==> flow/design.v <==
package usertype;
typedef enum logic  [3:0] { No_action  = 4'd0 ,
                            Seed       = 4'd1 ,
							Water      = 4'd3 ,
						    Reap       = 4'd2 , 
							Steal      = 4'd4 ,
							Check_dep  = 4'd8  
							}  Action ;
typedef enum logic  [3:0] { No_Err            = 4'd0 ,
                            Is_Empty          = 4'd1 ,
							Not_Empty         = 4'd2 ,
							Has_Grown         = 4'd3 ,
						    Not_Grown         = 4'd4
							}  Error_Msg ;
typedef enum logic  [3:0] { No_crop		 = 4'd0 ,
							Potato	     = 4'd1 ,
                            Corn	     = 4'd2 , 
							Tomato       = 4'd4 ,
						    Wheat        = 4'd8   
							}  Crop_cat ;
typedef logic [5:0]  Land;
typedef logic [11:0] Water_amnt;
typedef struct packed {
	Land  land_id, land_status;
	Crop_cat  crop_cat;
	Water_amnt water_amnt; 
} Land_Info; 
typedef union packed{ 
    Action       [2:0]d_act;
	Land         [1:0]d_id;
	Crop_cat     [2:0]d_cat;
	Water_amnt        d_amnt;
} DATA;
endpackage
import usertype::*;  
module LOCK(
	clk,
	rst_n,
	in_valid,
	mode,	
	in,	
	in_p1,	
	out_valid,
	circle,
	value
);
input clk;
input rst_n;
input in_valid;
input[1:0] mode;
input[4:0] in;
input[4:0] in_p1;
output reg out_valid;
output reg[2:0]circle;
output reg[6:0]value;
parameter INPUT_A    = 4'd0;
parameter INPUT_B    = 4'd1;
parameter INPUT_C    = 4'd2;
parameter INPUT_D    = 4'd3;
parameter ROTATE_BCD = 4'd4;
parameter RESTART    = 4'd5;
parameter ROTATE_A   = 4'd6;
parameter SORTING    = 4'd7;
parameter OUTPUT     = 4'd8;
reg [3:0] current_state, next_state;
reg [4:0] cnt;
reg [2:0] cnt_output;
reg [1:0] mode_save;
reg [4:0] p1_save;
wire cdn_a, cdn_b, cdn_c, cdn_d;
reg [4:0] a0, a1, a2, a3, a4, a5, a6, a7;
reg [4:0] b0, b1, b2, b3, b4, b5, b6, b7;
reg [4:0] c0, c1, c2, c3, c4, c5, c6, c7;
reg [4:0] d0, d1, d2, d3, d4, d5, d6, d7;
reg [2:0] circle_a, circle_b, circle_c, circle_d;
wire [6:0] value0, value1, value2, value3, value4, value5, value6, value7;
wire [6:0] s0_0, s0_1, s0_2, s0_3, s0_4, s0_5, s0_6, s0_7;
wire [6:0] s1_0, s1_1, s1_2, s1_3, s1_4, s1_5, s1_6, s1_7;
wire [6:0] s2_0, s2_1, s2_2, s2_3, s2_4, s2_5, s2_6, s2_7;
wire [6:0] s3_0, s3_1, s3_2, s3_3;
wire [6:0] s4_0, s4_1, s4_2, s4_3;
wire [6:0] s5_0, s5_1, s5_2, s5_3, s5_4, s5_5;
reg [6:0] tmp0, tmp1, tmp2, tmp3, tmp4, tmp5, tmp6, tmp7;
always @(posedge clk or negedge rst_n) begin
    if(!rst_n)
        current_state <= INPUT_A;
    else
        current_state <= next_state;
end
always @(*) begin
    case(current_state)
		INPUT_A:
			if(cnt==7) next_state = INPUT_B;
			else next_state = INPUT_A;
		INPUT_B:
			if(cnt==15) next_state = INPUT_C;
			else next_state = INPUT_B;
		INPUT_C:
			if(cnt==23) next_state = INPUT_D;
			else next_state = INPUT_C;
		INPUT_D:
			if(cnt==31) next_state = ROTATE_BCD;
			else next_state = INPUT_D;
		ROTATE_BCD:
			if(cdn_b&cdn_c&cdn_d) next_state = SORTING;
			else if(cnt[2:0]==7) next_state = RESTART;
			else next_state = ROTATE_BCD;
		RESTART:
			if(!circle_b&!circle_c&!circle_d) next_state = ROTATE_A;
			else next_state = RESTART;
		ROTATE_A:
			if(a1==p1_save) next_state = ROTATE_BCD;
			else next_state = ROTATE_A;
		SORTING:
			next_state = OUTPUT;
		OUTPUT:
			if(cnt_output==7) next_state = INPUT_A;
			else next_state = OUTPUT;
		default: next_state = current_state;
    endcase
end
always @(posedge clk or negedge rst_n) begin
	if(!rst_n) begin
		cnt <= 0;
	end
	else if(in_valid) begin
		cnt <= cnt + 1;
	end
	else if(current_state==ROTATE_BCD) begin
		cnt <= cnt + 1;
	end
	else begin 
		cnt <= 0;
	end
end
always @(posedge clk or negedge rst_n) begin
	if(!rst_n) begin
		cnt_output <= 0;
	end
	else if(current_state==OUTPUT) begin
		cnt_output <= cnt_output + 1;
	end
	else begin
		cnt_output <= 0;
	end
end
always @(posedge clk or negedge rst_n) begin
	if(!rst_n) begin
		mode_save <= 0;
		p1_save <= 0;
	end
	else if(in_valid && cnt==0) begin
		mode_save <= mode;
		p1_save <= in_p1;
	end
end
assign cdn_a = (p1_save==a0);
always @(posedge clk or negedge rst_n) begin
	if(!rst_n) begin
		a0 <= 0;
		a1 <= 0;
		a2 <= 0;
		a3 <= 0;
		a4 <= 0;
		a5 <= 0;
		a6 <= 0;
		a7 <= 0;
	end
	else if(current_state==INPUT_A & in_valid) begin
		a0 <= a1;
		a1 <= a2;
		a2 <= a3;
		a3 <= a4;
		a4 <= a5;
		a5 <= a6;
		a6 <= a7;
		a7 <= in;
	end
	else if(current_state==INPUT_B) begin
		if(!cdn_a) begin
			a0 <= a1;
			a1 <= a2;
			a2 <= a3;
			a3 <= a4;
			a4 <= a5;
			a5 <= a6;
			a6 <= a7;
			a7 <= a0;
		end
	end
	else if(current_state==ROTATE_A) begin
		a0 <= a1;
		a1 <= a2;
		a2 <= a3;
		a3 <= a4;
		a4 <= a5;
		a5 <= a6;
		a6 <= a7;
		a7 <= a0;
	end
end
always @(posedge clk or negedge rst_n) begin
	if(!rst_n) begin
		circle_a <= 0;
	end
	else if(current_state==INPUT_B && !cdn_a) begin
		circle_a <= circle_a + 1;
	end
	else if(current_state==ROTATE_A) begin
		circle_a <= circle_a + 1;
	end
	else if(current_state==INPUT_A) begin
		circle_a <= 0;
	end
end
assign cdn_b = (a0==b0) & ((mode_save)?(a4==b4):1) & ((mode_save>1)?(a2==b2):1) & ((mode_save>2)?(a6==b6):1);
always @(posedge clk or negedge rst_n) begin
	if(!rst_n) begin
		b0 <= 0;
		b1 <= 0;
		b2 <= 0;
		b3 <= 0;
		b4 <= 0;
		b5 <= 0;
		b6 <= 0;
		b7 <= 0;
	end
	else if(current_state==INPUT_B) begin
		b0 <= b1;
		b1 <= b2;
		b2 <= b3;
		b3 <= b4;
		b4 <= b5;
		b5 <= b6;
		b6 <= b7;
		b7 <= in;
	end
	else if(current_state==INPUT_C) begin
		if(!cdn_b) begin
			b0 <= b1;
			b1 <= b2;
			b2 <= b3;
			b3 <= b4;
			b4 <= b5;
			b5 <= b6;
			b6 <= b7;
			b7 <= b0;
		end
	end
	else if(current_state==RESTART) begin
		if(circle_b) begin
			b0 <= b1;
			b1 <= b2;
			b2 <= b3;
			b3 <= b4;
			b4 <= b5;
			b5 <= b6;
			b6 <= b7;
			b7 <= b0;
		end
	end
	else if(current_state==ROTATE_BCD) begin
		if(!cdn_b) begin
			b0 <= b1;
			b1 <= b2;
			b2 <= b3;
			b3 <= b4;
			b4 <= b5;
			b5 <= b6;
			b6 <= b7;
			b7 <= b0;
		end
	end
end
always @(posedge clk or negedge rst_n) begin
	if(!rst_n) begin
		circle_b <= 0;
	end
	else if(current_state==RESTART && circle_b) begin
		circle_b <= circle_b + 1;
	end
	else if((current_state==INPUT_C || current_state==ROTATE_BCD) && !cdn_b) begin
		circle_b <= circle_b + 1;
	end
	else if(current_state==INPUT_A) begin
		circle_b <= 0;
	end
end
assign cdn_c = (a0==c0) & ((mode_save)?(a4==c4):1) & ((mode_save>1)?(a2==c2):1) & ((mode_save>2)?(a6==c6):1);
always @(posedge clk or negedge rst_n) begin
	if(!rst_n) begin
		c0 <= 0;
		c1 <= 0;
		c2 <= 0;
		c3 <= 0;
		c4 <= 0;
		c5 <= 0;
		c6 <= 0;
		c7 <= 0;
	end
	else if(current_state==INPUT_C) begin
		c0 <= c1;
		c1 <= c2;
		c2 <= c3;
		c3 <= c4;
		c4 <= c5;
		c5 <= c6;
		c6 <= c7;
		c7 <= in;
	end
	else if(current_state==INPUT_D) begin
		if(!cdn_c) begin
			c0 <= c1;
			c1 <= c2;
			c2 <= c3;
			c3 <= c4;
			c4 <= c5;
			c5 <= c6;
			c6 <= c7;
			c7 <= c0;
		end
	end
	else if(current_state==RESTART) begin
		if(circle_c) begin
			c0 <= c1;
			c1 <= c2;
			c2 <= c3;
			c3 <= c4;
			c4 <= c5;
			c5 <= c6;
			c6 <= c7;
			c7 <= c0;
		end
	end
	else if(current_state==ROTATE_BCD) begin
		if(!cdn_c) begin
			c0 <= c1;
			c1 <= c2;
			c2 <= c3;
			c3 <= c4;
			c4 <= c5;
			c5 <= c6;
			c6 <= c7;
			c7 <= c0;
		end
	end
end
always @(posedge clk or negedge rst_n) begin
	if(!rst_n) begin
		circle_c <= 0;
	end
	else if(current_state==RESTART && circle_c) begin
		circle_c <= circle_c + 1;
	end
	else if((current_state==INPUT_D || current_state==ROTATE_BCD) && !cdn_c) begin
		circle_c <= circle_c + 1;
	end
	else if(current_state==INPUT_A) begin
		circle_c <= 0;
	end
end
assign cdn_d = (a0==d0) & ((mode_save)?(a4==d4):1) & ((mode_save>1)?(a2==d2):1) & ((mode_save>2)?(a6==d6):1);
always @(posedge clk or negedge rst_n) begin
	if(!rst_n) begin
		d0 <= 0;
		d1 <= 0;
		d2 <= 0;
		d3 <= 0;
		d4 <= 0;
		d5 <= 0;
		d6 <= 0;
		d7 <= 0;
	end
	else if(current_state==INPUT_D) begin
		d0 <= d1;
		d1 <= d2;
		d2 <= d3;
		d3 <= d4;
		d4 <= d5;
		d5 <= d6;
		d6 <= d7;
		d7 <= in;
	end
	else if(current_state==RESTART) begin
		if(circle_d) begin
			d0 <= d1;
			d1 <= d2;
			d2 <= d3;
			d3 <= d4;
			d4 <= d5;
			d5 <= d6;
			d6 <= d7;
			d7 <= d0;
		end
	end
	else if(current_state==ROTATE_BCD) begin
		if(!cdn_d) begin
			d0 <= d1;
			d1 <= d2;
			d2 <= d3;
			d3 <= d4;
			d4 <= d5;
			d5 <= d6;
			d6 <= d7;
			d7 <= d0;
		end
	end
end
always @(posedge clk or negedge rst_n) begin
	if(!rst_n) begin
		circle_d <= 0;
	end
	else if(current_state==RESTART && circle_d) begin
		circle_d <= circle_d + 1;
	end
	else if(current_state==ROTATE_BCD && !cdn_d) begin
		circle_d <= circle_d + 1;
	end
	else if(current_state==INPUT_A) begin
		circle_d <= 0;
	end
end
assign value0 = a0 + b0 + c0 + d0;
assign value1 = a1 + b1 + c1 + d1;
assign value2 = a2 + b2 + c2 + d2;
assign value3 = a3 + b3 + c3 + d3;
assign value4 = a4 + b4 + c4 + d4;
assign value5 = a5 + b5 + c5 + d5;
assign value6 = a6 + b6 + c6 + d6;
assign value7 = a7 + b7 + c7 + d7;
assign s0_0 = (value0>value1) ? value0 : value1;
assign s0_1 = (value0>value1) ? value1 : value0;
assign s0_2 = (value2>value3) ? value2 : value3;
assign s0_3 = (value2>value3) ? value3 : value2;
assign s0_4 = (value4>value5) ? value4 : value5;
assign s0_5 = (value4>value5) ? value5 : value4;
assign s0_6 = (value6>value7) ? value6 : value7;
assign s0_7 = (value6>value7) ? value7 : value6;
assign s1_0 = (s0_0>s0_2) ? s0_0 : s0_2;
assign s1_1 = (s0_0>s0_2) ? s0_2 : s0_0; 
assign s1_2 = (s0_1>s0_3) ? s0_1 : s0_3;  
assign s1_3 = (s0_1>s0_3) ? s0_3 : s0_1; 
assign s1_4 = (s0_4>s0_6) ? s0_4 : s0_6;  
assign s1_5 = (s0_4>s0_6) ? s0_6 : s0_4; 
assign s1_6 = (s0_5>s0_7) ? s0_5 : s0_7;  
assign s1_7 = (s0_5>s0_7) ? s0_7 : s0_5;
assign s2_0 = (tmp0>tmp4) ? tmp0 : tmp4;
assign s2_1 = (tmp0>tmp4) ? tmp4 : tmp0; 
assign s2_2 = (tmp1>tmp2) ? tmp1 : tmp2;  
assign s2_3 = (tmp1>tmp2) ? tmp2 : tmp1; 
assign s2_4 = (tmp5>tmp6) ? tmp5 : tmp6;  
assign s2_5 = (tmp5>tmp6) ? tmp6 : tmp5; 
assign s2_6 = (tmp3>tmp7) ? tmp3 : tmp7;  
assign s2_7 = (tmp3>tmp7) ? tmp7 : tmp3;
assign s3_0 = (s2_3>s2_5) ? s2_3 : s2_5;
assign s3_1 = (s2_3>s2_5) ? s2_5 : s2_3; 
assign s3_2 = (s2_2>s2_4) ? s2_2 : s2_4;  
assign s3_3 = (s2_2>s2_4) ? s2_4 : s2_2; 
assign s4_0 = (tmp1>tmp2) ? tmp1 : tmp2;
assign s4_1 = (tmp1>tmp2) ? tmp2 : tmp1; 
assign s4_2 = (tmp5>tmp6) ? tmp5 : tmp6;  
assign s4_3 = (tmp5>tmp6) ? tmp6 : tmp5; 
assign s5_0 = (s4_0>tmp4) ? s4_0 : tmp4;
assign s5_1 = (s4_0>tmp4) ? tmp4 : s4_0;
assign s5_2 = (s4_1>s4_2) ? s4_1 : s4_2;
assign s5_3 = (s4_1>s4_2) ? s4_2 : s4_1;
assign s5_4 = (tmp3>s4_3) ? tmp3 : s4_3;
assign s5_5 = (tmp3>s4_3) ? s4_3 : tmp3;
always @(posedge clk or negedge rst_n) begin
	if(!rst_n) begin
		tmp0 <= 0;
		tmp1 <= 0;
		tmp2 <= 0;
		tmp3 <= 0;
		tmp4 <= 0;
		tmp5 <= 0;
		tmp6 <= 0;
		tmp7 <= 0;
	end
	else if(current_state==SORTING)begin
		tmp0 <= s1_0;
		tmp1 <= s1_1;
		tmp2 <= s1_2;
		tmp3 <= s1_3;
		tmp4 <= s1_4;
		tmp5 <= s1_5;
		tmp6 <= s1_6;
	    tmp7 <= s1_7;
	end
	else if(current_state==OUTPUT) begin
		tmp0 <= s2_0;
		tmp1 <= s2_1;
		tmp2 <= s3_0;
		tmp3 <= s3_1;
		tmp4 <= s3_2;
		tmp5 <= s3_3;
		tmp6 <= s2_6;
	    tmp7 <= s2_7;
	end
end
always @(posedge clk or negedge rst_n) begin
	if(!rst_n) begin
		out_valid <= 0;
	end
	else if(current_state==OUTPUT) begin
		out_valid <= 1;
	end
	else begin
		out_valid <= 0;
	end
end
always @(posedge clk or negedge rst_n) begin
	if(!rst_n) begin
		circle <= 0;
	end
	else if(current_state==OUTPUT) begin
		case(cnt_output)
			3'd0:
				circle <= circle_a;
			3'd1:
				circle <= circle_b;
			3'd2:
				circle <= circle_c;
			3'd3:
				circle <= circle_d;
		endcase
	end
end
always @(posedge clk or negedge rst_n) begin
	if(!rst_n) begin
		value <= 0;
	end
	else if(current_state==OUTPUT) begin
		case(cnt_output)
			3'd0:
				value <= s2_0;
			3'd1:
				value <= s5_0;
			3'd2:
				value <= s5_1;
			3'd3:
				value <= s5_2;
			3'd4:
				value <= s5_3;
			3'd5:
				value <= s5_4;
			3'd6:
				value <= s5_5;
			3'd7:
				value <= tmp7;
		endcase
	end
end
endmodule
From RTL to reports: LOCK

The steps from the RTL of LOCK to its reports follow in flow order.
Lines are those of the file above, counted from 1.
Library cell names are shortened.
Not given: n/a

Top: LOCK
Clock input: clk
Library: sky130hd
Corner: tt_025C_1v80

After elaboration

Source: Yosys, flattened and elaborated, memories not mapped. Widths are those after wreduce. Registers that Yosys merges into a memory's read port (data or address) are not register bits. Print and check cells do not count. Equal cells are merged and count once.

Eq/ne operators: 40
Div/mod/pow operators: 0
Bitwise gates (word level): 14
Shift-type cells: 0
Multipliers: 0
Mux-type cells: 252
Add/sub/neg operators: 30
Reductions and logical operators: 41
Magnitude comparators: 19

Operator list:

| cell                                   | number |
| two-way mux 5 bit                      | 170 |
| two-way mux 7 bit                      | 50 |
| greater-than comparator 7 bit          | 17 |
| == test 5 bit                          | 14 |
| adder 6 x 5 -> 7 bit                   | 8 |
| adder 7 x 5 -> 7 bit                   | 8 |
| parallel mux 7 bit (select 8 bit)      | 1 |
| adder 5 x 5 -> 6 bit                   | 8 |
| parallel mux 4 bit (select 9 bit)      | 1 |
| two-way mux 3 bit                      | 11 |
| nonzero test 3 bit                     | 9 |
| == test 4 x 3 -> 1 bit with constant B | 4 |
| adder 3 x 1 -> 3 bit with constant B   | 5 |
| == test 3 bit with constant B          | 5 |
| AND 1 bit                              | 14 |
| two-way mux 1 bit                      | 13 |
| logical NOT 3 bit                      | 4 |
| nonzero test 4 bit                     | 3 |
| parallel mux 3 bit (select 4 bit)      | 1 |
| AND reduction 2 bit                    | 5 |
| == test 5 bit with constant B          | 2 |
| logical AND 1 x 3 -> 1 bit             | 3 |
| nonzero test 9 bit                     | 1 |
| == test 4 x 2 -> 1 bit with constant B | 2 |
| != test 4 x 2 -> 1 bit with constant B | 2 |
| two-way mux 2 bit                      | 4 |
| == test 3 x 2 -> 1 bit with constant B | 2 |
| logical AND 1 bit                      | 5 |

Other operator kinds: 19; their cells: 24.

Bits in read-only memories: 0
Bits in latches: 0
Clocked read ports x word width: 0
Bits in registers: 258
Input bits: 15
Output and inout bits: 11
Memories kept: 0
RAM bits: 0

Depth

Yosys ltp: most cells in a row. Word level: on the elaborated netlist, between registers, memories and ports. Mapped: between sequential cells and ports; inverters and the memories' decode and read muxes count.

Depth in word-level cells: 10
ABC_AREA: 1
Depth in mapped cells: 35
Gate-level depth less buffers: 33

Mapped cells and area

Source: synth_stat.txt of the flow (Yosys; design flattened, memories mapped). It holds for the ABC_AREA given above (unset counts as 0); a run with the other value may have another netlist.

Chip area (Yosys): 21909.8 µm²
Mapped flip-flops: 263
Cell count: 3009

Cells by type:

| cell type | number | total area (µm²) |
| dfrtp_1   | 262    | 6.56E+03 |
| nand2_1   | 842    | 3.16E+03 |
| ha_1      | 205    | 2564.96 |
| inv_1     | 487    | 1.83E+03 |
| fa_1      | 80     | 1.6E+03 |
| o21ai_0   | 259    | 1.3E+03 |
| nand3_1   | 221    | 1.11E+03 |
| a21oi_1   | 136    | 680.653 |
| nor2_1    | 130    | 487.968 |
| o211ai_1  | 55     | 412.896 |
| xor2_1    | 33     | 289.027 |
| xnor2_1   | 32     | 280.269 |
| nand4_1   | 30     | 187.68 |
| clkbuf_1  | 47     | 176.419 |
| buf_2     | 31     | 155.149 |
| o21ai_1   | 23     | 115.11 |
| buf_6     | 9      | 101.347 |
| o21a_1    | 12     | 90.086 |

Other cell types: 30; their cells: 115.

Path before layout

OpenSTA on the mapped netlist: ideal clock, no wires. The path of least setup slack (recovery checks aside). Input and output delay are each 20% of the period. Register names are those of the netlist, which keeps one name where synthesis merged equal registers.

Path type: flip-flop to flip-flop
Start: register a6[1]
End: register tmp6[1]
Slack: 1.590 ns
Path delay: 5.110 ns
Stages: 30
Time at the first pin: 0.000 ns
Clock period: 6.7 ns
Arrival time: 4.996 ns
Synthesis period reached: 5.11 ns

"path delay" is the arrival time less input delay plus setup time.
"stages" counts driving pins, that of a launching flip-flop among them; a cell with two outputs on the path counts twice.
"synthesis period reached" is the clock period less the worst setup slack; recovery checks do not enter. This is arithmetic on one report: input and output delays are still those of the set period (20% each).
The rows between start and end are the longest chain of elaborated cells between them; the timing report does not say that the signal goes this way. Where chains are equally long, one stands for them.
A line is the first line of the expression or statement that the cell stems from. Yosys adds cells for indexed reads and writes and turns some case tables into memories.
At most two assigning lines are given for a register; there are more.

Path through: dfrtp_1 inv_1 fa_1 inv_1 fa_1 ha_1 fa_1 a21oi_1 o21ai_0 xor2_1 ha_1 nand2_1 nor2_1 nand2_1 nand2_1 nand2_2 buf_2 nand2_1 o21ai_0 ha_1 nand2_1 o21ai_0 nand4_1 nand2_1 inv_1 nor2_2 buf_2 o211ai_1 nand3_1 inv_1
Length of the longest elaborated chain: 8
Elaborated cells on any way between the ends: 8

Ends and longest elaborated chain, after synthesis:

| item                          | line | RTL |
| from (decl)                   | 71   | `reg [4:0] a0, a1, a2, a3, a4, a5, a6, a7;` |
| from (assign)                 | 176  | `a6 <= a7;` |
| from (assign)                 | 187  | `a6 <= a7;` |
| adder 5 x 5 -> 6 bit          | 429  | `assign value6 = a6 + b6 + c6 + d6;` |
| adder 6 x 5 -> 7 bit          | 429  |  |
| adder 7 x 5 -> 7 bit          | 429  |  |
| greater-than comparator 7 bit | 438  | `assign s0_7 = (value6>value7) ? value7 : value6;` |
| two-way mux 7 bit             | 438  |  |
| greater-than comparator 7 bit | 445  | `assign s1_6 = (s0_5>s0_7) ? s0_5 : s0_7;` |
| two-way mux 7 bit             | 445  |  |
| two-way mux 7 bit             | 480  | `else if(current_state==SORTING)begin` |
| to (assign)                   | 487  | `tmp6 <= s1_6;` |
| to (assign)                   | 497  | `tmp6 <= s2_6;` |
| to (decl)                     | 83   | `reg [6:0] tmp0, tmp1, tmp2, tmp3, tmp4, tmp5, tmp6, tmp7;` |

Timing after layout

From the final timing report of flow run 1: the path of least setup slack in the routed layout; clock arrival at registers is part of the times.

Path type: flip-flop to flip-flop
Start: register c7[1]
End: register tmp6[6]
Arrival time: 5.64 ns
Time at the first pin: 0.55 ns
Clock period: 4.7 ns
Slack: -0.44 ns
Stages: 27

The rows between start and end are the longest chain of elaborated cells between them; the timing report does not say that the signal goes this way. Where chains are equally long, one stands for them.
At most two assigning lines are given for a register; there are more.

Path through: dfrtp_1 inv_2 fa_1 inv_2 fa_1 ha_2 inv_2 fa_2 o21ai_2 xnor2_2 ha_1 nand2_2 o21a_1 nand2_2 buf_4 inv_1 nand2_1 and2_1 ha_1 a21oi_1 o21a_1 nand2_2 buf_4 buf_4 buf_4 or2_2 a21oi_2
Length of the longest elaborated chain: 7
Elaborated cells on any way between the ends: 7

Ends and longest elaborated chain, after layout:

| item                          | line | RTL |
| from (decl)                   | 73   | `reg [4:0] c0, c1, c2, c3, c4, c5, c6, c7;` |
| from (assign)                 | 309  | `c7 <= in;` |
| from (assign)                 | 320  | `c7 <= c0;` |
| adder 6 x 5 -> 7 bit          | 430  | `assign value7 = a7 + b7 + c7 + d7;` |
| adder 7 x 5 -> 7 bit          | 430  |  |
| greater-than comparator 7 bit | 438  | `assign s0_7 = (value6>value7) ? value7 : value6;` |
| two-way mux 7 bit             | 438  |  |
| greater-than comparator 7 bit | 445  | `assign s1_6 = (s0_5>s0_7) ? s0_5 : s0_7;` |
| two-way mux 7 bit             | 445  |  |
| two-way mux 7 bit             | 480  | `else if(current_state==SORTING)begin` |
| to (assign)                   | 487  | `tmp6 <= s1_6;` |
| to (assign)                   | 497  | `tmp6 <= s2_6;` |
| to (decl)                     | 83   | `reg [6:0] tmp0, tmp1, tmp2, tmp3, tmp4, tmp5, tmp6, tmp7;` |

Settings and measured results of 2 stored flow runs for module LOCK (sky130hd), not sorted in any way. The constraints put input and output delay at 20% of the set period each and load the outputs with 0.01 pF.
"period achieved" = clock period - worst setup slack. The figure is calculated, with input and output delays left at 20% of the set period.
"time on the worst setup path": the worst setup path's part of the clock period (all of it between registers, 20% less for each end at a port) less its slack. A launch clock that arrives late makes it longer, a capture clock that arrives late makes it shorter.
"total power after layout" is the tool's figure for a default switching activity; nothing was simulated.
Settings: n/a = not set for that run.

| name                                  | flow run 1             | flow run 2             |
| period_ns                             | 4.7                    | 5.18                   |
| CORE_UTILIZATION                      | 30                     | 44                     |
| PLACE_DENSITY_LB_ADDON                | 0.28                   | 0.07                   |
| HOLD_SLACK_MARGIN                     | 0.09                   | n/a                    |
| CORE_MARGIN                           | 5                      | 9                      |
| CELL_PAD_IN_SITES_GLOBAL_PLACEMENT    | 1                      | n/a                    |
| TNS_END_PERCENT                       | 55                     | 90                     |
| ABC_AREA                              | 1                      | n/a                    |
| GPL_TIMING_DRIVEN                     | 1                      | 0                      |
| CTS_CLUSTER_SIZE                      | 35                     | n/a                    |
| CAP_MARGIN                            | 20                     | 20                     |
| SLEW_MARGIN                           | 20                     | 35                     |
| SETUP_SLACK_MARGIN                    | n/a                    | 1.25                   |
| CELL_PAD_IN_SITES_DETAIL_PLACEMENT    | n/a                    | 1                      |
| GPL_ROUTABILITY_DRIVEN                | n/a                    | 1                      |
| MIN_ROUTING_LAYER                     | n/a                    | met2                   |
| MAX_ROUTING_LAYER                     | n/a                    | met4                   |
| overall die area (µm²)                | 78537.3                | 54466.2                |
| time on the worst setup path (ns)     | 5.14                   | 6.15                   |
| type of the worst setup path          | flip-flop to flip-flop | flip-flop to flip-flop |
| setup slack of the critical path (ns) | -0.436                 | -0.966                 |
| cell area after synthesis (µm²)       | 21909.8                | 20410.8                |
| setup total negative slack (ns)       | -18.956                | -45.908                |
| utilization of the finished layout    | 0.409                  | 0.59                   |
| period achieved (ns)                  | 5.136                  | 6.146                  |
| total power after layout (mW)         | 5.422                  | 4.691                  |
